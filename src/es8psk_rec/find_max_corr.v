==> flow/design.v <==
module find_max_corr
   (input           clk,
    input           reset_b,
    input [19:0]    corr,
    input [19:0]    thresh,
    output reg      strobe,
    output reg      ena_message
    );
localparam LENGTH_CHIP = 10;
localparam LENGTH_FIND = 6*LENGTH_CHIP;
localparam LENGTH_CORR = 6*LENGTH_CHIP+3;
localparam LENGTH_LOCK = 130*LENGTH_CHIP;
localparam END_MESSAGE = 123*LENGTH_CHIP+3;
reg find;
reg lock;
reg start_find;
reg start_lock;
always @ (posedge clk, negedge reset_b)
    if(~reset_b)  begin
        start_find <= 1'b0;
        start_lock <= 1'b0;
    end else  begin
        if ((corr>thresh)&(~lock)) begin
            start_find <= 1'b1;
            start_lock <= 1'b1;
        end else begin
            start_find <= 1'b0;
            start_lock <= 1'b0;
        end
    end
reg [15:0] cnt_find;
always @ (posedge clk, negedge reset_b)
    if(~reset_b) begin
        cnt_find <= 16'hffff;
    end else  begin
        if (start_find) begin
            cnt_find <= 16'd0;
        end else if (cnt_find == LENGTH_FIND) begin
            cnt_find <= 16'hffff;
        end else begin
            cnt_find <= cnt_find + ~&cnt_find;
        end
    end
reg [15:0] cnt_lock;
always @ (posedge clk, negedge reset_b)
    if(~reset_b) begin
        cnt_lock <= 16'hffff;
    end else  begin
        if (start_lock) begin
            cnt_lock <= 16'd0;
        end else if (cnt_lock == LENGTH_LOCK) begin
            cnt_lock <= 16'hffff;
        end else begin
            cnt_lock <= cnt_lock + ~&cnt_lock;
        end
    end
always @ (posedge clk, negedge reset_b)
    if(~reset_b) begin
        find <= 1'b0;
        lock <= 1'b0;
    end else begin
        find <= ~&cnt_find;
        lock <= ~&cnt_lock;
    end
reg [31:0] corr_reg0, corr_reg1, corr_reg2;
always @ (posedge clk, negedge reset_b)
    if(~reset_b) begin
        corr_reg0 <= 32'd0;
        corr_reg1 <= 32'd0;
        corr_reg2 <= 32'd0;
    end else begin
        corr_reg0 <= corr;
        corr_reg1 <= corr_reg0;
        corr_reg2 <= corr_reg1;
    end
reg [31:0] corr_max;
wire new_max = (corr_reg1 > corr_max) & find;
always @ (posedge clk, negedge reset_b)
    if(~reset_b) begin
        corr_max <= 32'd0;
    end else  begin
        if (find) begin
            corr_max <= (new_max) ? corr_reg1 : corr_max;
        end else begin
            corr_max <= 32'd0;
        end
    end
reg [15:0] cnt_corr;
always @ (posedge clk, negedge reset_b)
    if(~reset_b) begin
        cnt_corr <= 16'd0;
    end else  begin
        if (new_max)
            cnt_corr <= LENGTH_CORR;
        else
            cnt_corr <= cnt_corr - |cnt_corr;
    end
wire start_message = (cnt_corr==16'd1);
reg [19:0] corr_curr;
reg [19:0] corr_early;
reg [19:0] corr_late;
always @ (posedge clk, negedge reset_b)
    if(~reset_b) begin
        corr_curr   <= 20'd0;
        corr_early  <= 20'd0;
        corr_late   <= 20'd0;
    end else  begin
        if (find) begin
            corr_curr   <= (new_max) ? corr_reg1 : corr;
            corr_early  <= (new_max) ? corr_reg2 : corr_early;
            corr_late   <= (new_max) ? corr_reg0 : corr_late;
        end
    end
reg [15:0] cnt_symb;
wire end_message;
always @ (posedge clk, negedge reset_b)
    if(~reset_b) begin
        cnt_symb <= 16'hffff;
        strobe <= 1'b0;
    end else  begin
        if (lock) begin
            if (start_message | (cnt_symb == (LENGTH_CHIP/2-1)))
                cnt_symb <= 16'd0;
            else
                cnt_symb <= cnt_symb + ~&cnt_symb;
        end else begin
            cnt_symb <= 16'hffff;
        end
        strobe <= (cnt_symb == 16'd2) & ena_message;
    end
assign end_message = (cnt_lock == END_MESSAGE);
always @ (posedge clk, negedge reset_b)
    if(~reset_b) begin
        ena_message <= 1'b0;
    end else  begin
        if (lock) begin
            if (start_message)
                ena_message <= 1'd1;
            else if (end_message)
                ena_message <= 1'd0;
            else
                ena_message <= ena_message;
        end else begin
            ena_message <= 1'd0;
        end
    end
endmodule
-- Step by step through the tools: find_max_corr
What the tools print for find_max_corr, step after step.
Line numbers count from 1 in the design file above.
Operators: Yosys type, input widths -> output width; for muxes data width and select width s.
A cell with - has no value.
- design top: find_max_corr
- clock input: clk
- cell library: sky130hd
- corner: tt_025C_1v80

-- After elaboration
Counts by Yosys on the flattened word-level netlist (proc, flatten, opt, wreduce; memories kept). Register bits leave out memories and registers merged into their read ports (data or address). Print and check cells are left out.
- mux-type cells: 13
- $add $sub $neg: 4
- noted reduce/logical cells: 9
- noted bitwise gates (word level): 5
- noted eq/ne operators: 8
- noted order comparisons: 2
- operators by type and width (operator ; count):
    $mux 16 ; 7
    $mux 32 ; 2
    $add 16x1->16 ; 3
    $reduce_and 16->1 ; 3
    $eq 16x11->1 const B ; 2
    $gt 20x32->1 ; 1
    $gt 20x20->1 ; 1
    $sub 16x1->16 ; 1
    $eq 16x1->1 const B ; 1
    $eq 16x2->1 const B ; 1
    $eq 16x3->1 const B ; 1
    $eq 16x6->1 const B ; 1
    $reduce_or 16->1 ; 1
    $logic_not 1->1 ; 5
    $mux 1 ; 4
    $and 1x1->1 ; 3
    $ne 3x1->1 const B ; 1
    $ne 2x1->1 const B ; 1
    $or 1x1->1 ; 1
    $not 1->1 ; 1
- noted input port bits: 42
- bits in registers at 141
- noted output and inout bits: 2

-- Depth
Depth = most cells in a row (Yosys ltp): at word level without a register or memory, in the mapped netlist without a sequential cell, where the memories' decode and read muxes count.
- noted depth in word-level cells: 5
- ABC_AREA: 0
- mapped depth at 10

-- Mapped cells and area
Source: synth_stat.txt of the flow (Yosys; design flattened, memories mapped). It holds for the ABC_AREA given above (unset counts as 0); a run with the other value may have another netlist.
The area totals of this step are shown rounded.
- cell types (cell type ; count ; area in all (um2)):
    sky130_fd_sc_hd__dfrtp_1 ; 81 ; 2.03E+03
    sky130_fd_sc_hd__dfstp_2 ; 48 ; 1261.21
    sky130_fd_sc_hd__ha_1 ; 48 ; 600.576
    sky130_fd_sc_hd__nand2_1 ; 68 ; 255.245
    sky130_fd_sc_hd__a21oi_1 ; 48 ; 240.23
    sky130_fd_sc_hd__xor2_1 ; 27 ; 236.477
    sky130_fd_sc_hd__xnor2_1 ; 26 ; 227.718
    sky130_fd_sc_hd__mux2i_1 ; 20 ; 200.192
    sky130_fd_sc_hd__inv_1 ; 52 ; 195.187
    sky130_fd_sc_hd__o21ai_0 ; 24 ; 120.115
    sky130_fd_sc_hd__nand4_1 ; 17 ; 106.352
    sky130_fd_sc_hd__nand3_1 ; 20 ; 100.096
    sky130_fd_sc_hd__nor2_1 ; 26 ; 97.594
    sky130_fd_sc_hd__nor4_1 ; 14 ; 87.584
    sky130_fd_sc_hd__a21o_1 ; 10 ; 75.072
    sky130_fd_sc_hd__clkbuf_1 ; 17 ; 63.811
    sky130_fd_sc_hd__and4_1 ; 7 ; 61.309
    sky130_fd_sc_hd__and3_1 ; 8 ; 50.048
Not listed: further types 26, cells in them 53.
- area of sequential cells: 3290 um2
- cell count: 614
- synthesis area at 6420 um2
- noted buffers: 21
- flip-flop cells at 129

-- Path before layout
Path of least setup slack by OpenSTA after synthesis, without wires, with an ideal clock, recovery checks aside; 20% of the period is set as input and as output delay. Where synthesis merged equal registers, the netlist keeps one of their names.
- path type: register to register
- start: register cnt_lock[8]
- end: register cnt_lock[14]
- noted delay of the path: 2528 ps
- noted stages: 11
- path buffers at 1
- launch time at the first pin: 0 ps
- noted period: 3390 ps
- required time: 3297 ps
- arrival time: 2435 ps
- setup slack at 862 ps
- synthesis period reached: 2528 ps
"delay of the path" = arrival - input delay + setup time.
"stages": output pins that drive a net of the path, with the launching flip-flop's if there is one; two outputs of one cell count as two.
"synthesis period reached" is the clock period less the worst setup slack; recovery checks do not enter. This is arithmetic on one report: input and output delays are still those of the set period (20% each).
Between the ends stands the longest chain of elaborated cells between them, by number of cells; it is not shown to be the way that was timed. Of several equally long chains one is given.
Each line given opens the expression or statement behind the cell; cells for indexed reads and writes are added by Yosys, which also makes memories of some case tables.
A register here has more assigning lines than the two given.
- cells stage by stage: sky130_fd_sc_hd__dfstp_2 -> sky130_fd_sc_hd__clkbuf_1 -> sky130_fd_sc_hd__and4_1 -> sky130_fd_sc_hd__nand4_1 -> sky130_fd_sc_hd__or3_1 -> sky130_fd_sc_hd__ha_1 -> sky130_fd_sc_hd__ha_1 -> sky130_fd_sc_hd__and3_1 -> sky130_fd_sc_hd__nand4_1 -> sky130_fd_sc_hd__xor2_1 -> sky130_fd_sc_hd__a21oi_1
- noted length of the longest elaborated chain: 5
- noted elaborated cells between the ends (all ways): 6
- classes of those cells: add/sub (1); eq/ne (1); mux (2); reduce/logical (2)
- ends and longest elaborated chain, post-synthesis (item ; line ; source):
    start: declaration ; 44 ; reg [15:0] cnt_lock;
    start: assignment ; 47 ; cnt_lock <= 16'hffff;
    start: assignment ; 54 ; cnt_lock <= cnt_lock + ~&cnt_lock;
    $reduce_and 16->1 ; 54 ;
    $logic_not 1->1 ; 54 ;
    $add 16x1->16 ; 54 ;
    $mux 16 ; 51 ; end else if (cnt_lock == LENGTH_LOCK) begin
    $mux 16 ; 49 ; if (start_lock) begin
    end: assignment ; 50 ; cnt_lock <= 16'd0;
    end: assignment ; 54 ;
    end: declaration ; 44 ;

-- Path in the finished layout
From the final timing report of run A: the path of least setup slack in the routed layout; clock arrival at registers is part of the times.
The report prints the path's times to 10 ps; the period is as set.
- path type: register to register
- start: register corr_reg1[11]
- end: register corr_max[10]
- noted stages: 8
- launch time at the first pin: 410 ps
- setup slack at 1240 ps
- noted period: 4060 ps
- required time: 4390 ps
- path buffers at 1
- arrival time: 3150 ps
Between the ends stands the longest chain of elaborated cells between them, by number of cells; it is not shown to be the way that was timed. Of several equally long chains one is given.
A register here has more assigning lines than the two given.
- cells stage by stage: sky130_fd_sc_hd__dfrtp_1 -> sky130_fd_sc_hd__ha_1 -> sky130_fd_sc_hd__nand4_1 -> sky130_fd_sc_hd__or4_1 -> sky130_fd_sc_hd__a21o_1 -> sky130_fd_sc_hd__a31oi_4 -> sky130_fd_sc_hd__buf_12 -> sky130_fd_sc_hd__mux2i_1
- noted length of the longest elaborated chain: 4
- noted elaborated cells between the ends (all ways): 5
- noted RTL lines with such cells: 3
- classes of those cells: compare (1); eq/ne (1); mux (2); logic (1)
- ends and longest elaborated chain, after layout (item ; line ; source):
    start: assignment ; 69 ; corr_reg1 <= 32'd0;
    start: assignment ; 73 ; corr_reg1 <= corr_reg0;
    $gt 20x32->1 ; 77 ; wire new_max = (corr_reg1 > corr_max) & find;
    $and 1x1->1 ; 77 ;
    $mux 32 ; 83 ; corr_max <= (new_max) ? corr_reg1 : corr_max;
    $mux 32 ; 82 ; if (find) begin
    end: assignment ; 80 ; corr_max <= 32'd0;
    end: assignment ; 83 ;
    end: declaration ; 76 ; reg [31:0] corr_max;

Top module find_max_corr; platform sky130hd; tools Yosys and OpenROAD; 2 stored runs in no particular order. Input and output delays are each 20% of the period that was set; the output load is 0.01 pF.
By "clock period reached" is meant the clock period of the run minus its worst setup slack. This is arithmetic on one report: input and output delays are still those of the set period (20% each).
"allowed time less slack (worst setup path)" = time allowed to the worst setup path (clock period - input delay - output delay, where it has them) - its slack; a late launch clock adds to it, a late capture clock takes from it.
"total power after layout": no workload was simulated; the value follows from the tool's default switching activity.
"allowed time less slack (worst setup path)" is known to 10 ps.
Results are given in rounded form.

Run A

==> flow/run.sh <==
#!/bin/bash
# the make line also repeats the synthesis and layout settings of config.mk as NAME=value (left out here)
make -C /OpenROAD-flow-scripts/flow DESIGN_CONFIG=/design/flow/config.mk WORK_HOME=/design/flow/orfs CLKGATE_MAP_FILE= finish
==> flow/config.mk <==
export PLATFORM = sky130hd
export DESIGN_NAME = find_max_corr
export DESIGN_NICKNAME = find_max_corr
export VERILOG_FILES = /design/flow/design.v
export SDC_FILE = /design/flow/constraint.sdc
export NUM_CORES = 4
export LEC_CHECK = 0
export CAP_MARGIN = 20
export CELL_PAD_IN_SITES_DETAIL_PLACEMENT = 0
export CORE_ASPECT_RATIO = 0.82
export CORE_MARGIN = 2
export CORE_UTILIZATION = 25
export CTS_CLUSTER_DIAMETER = 247
export GPL_TIMING_DRIVEN = 1
export MAX_ROUTING_LAYER = met5
export PLACE_DENSITY_LB_ADDON = 0.19
export SLEW_MARGIN = 40
export TNS_END_PERCENT = 40
==> flow/constraint.sdc <==
create_clock -name core_clock -period 4.06 [get_ports {clk}]
set_input_delay 0.8120 -clock core_clock [delete_from_list [all_inputs] [get_ports {clk}]]
set_output_delay 0.8120 -clock core_clock [all_outputs]
set_load 0.01 [all_outputs]

Measured in run A:
- noted the summed negative setup slack: 0 ps
- worst slack on setup checks: 1240 ps
- smallest hold slack: 348 ps
- total power after layout: 4.88 mW
- standard-cell area of the final layout at 7800 um2
- post-route utilization at 30.7%
- clock period reached: 2819 ps
- die outline area: 27000 um2
- allowed time less slack (worst setup path) at 2820 ps
- type of the worst setup path: register to register
- chip area in the Yosys report: 6420 um2

Run B

==> flow/run.sh <==
#!/bin/bash
# the make line also repeats the synthesis and layout settings of config.mk as NAME=value (left out here)
make -C /OpenROAD-flow-scripts/flow DESIGN_CONFIG=/design/flow/config.mk WORK_HOME=/design/flow/orfs CLKGATE_MAP_FILE= finish
==> flow/config.mk <==
export PLATFORM = sky130hd
export DESIGN_NAME = find_max_corr
export DESIGN_NICKNAME = find_max_corr
export VERILOG_FILES = /design/flow/design.v
export SDC_FILE = /design/flow/constraint.sdc
export NUM_CORES = 4
export LEC_CHECK = 0
export CAP_MARGIN = 20
export CORE_ASPECT_RATIO = 1.46
export CORE_MARGIN = 2
export CORE_UTILIZATION = 26
export CTS_CLUSTER_DIAMETER = 60
export GPL_TIMING_DRIVEN = 1
export PLACE_DENSITY = 0.41
export SLEW_MARGIN = 20
export TNS_END_PERCENT = 40
==> flow/constraint.sdc <==
create_clock -name core_clock -period 4.61 [get_ports {clk}]
set_input_delay 0.9220 -clock core_clock [delete_from_list [all_inputs] [get_ports {clk}]]
set_output_delay 0.9220 -clock core_clock [all_outputs]
set_load 0.01 [all_outputs]

Measured in run B:
- noted the summed negative setup slack: 0 ps
- worst slack on setup checks: 1720 ps
- smallest hold slack: 346 ps
- total power after layout: 4.50 mW
- standard-cell area of the final layout at 7880 um2
- post-route utilization at 32.3%
- clock period reached: 2895 ps
- die outline area: 26000 um2
- allowed time less slack (worst setup path) at 2890 ps
- type of the worst setup path: register to register
- chip area in the Yosys report: 6420 um2
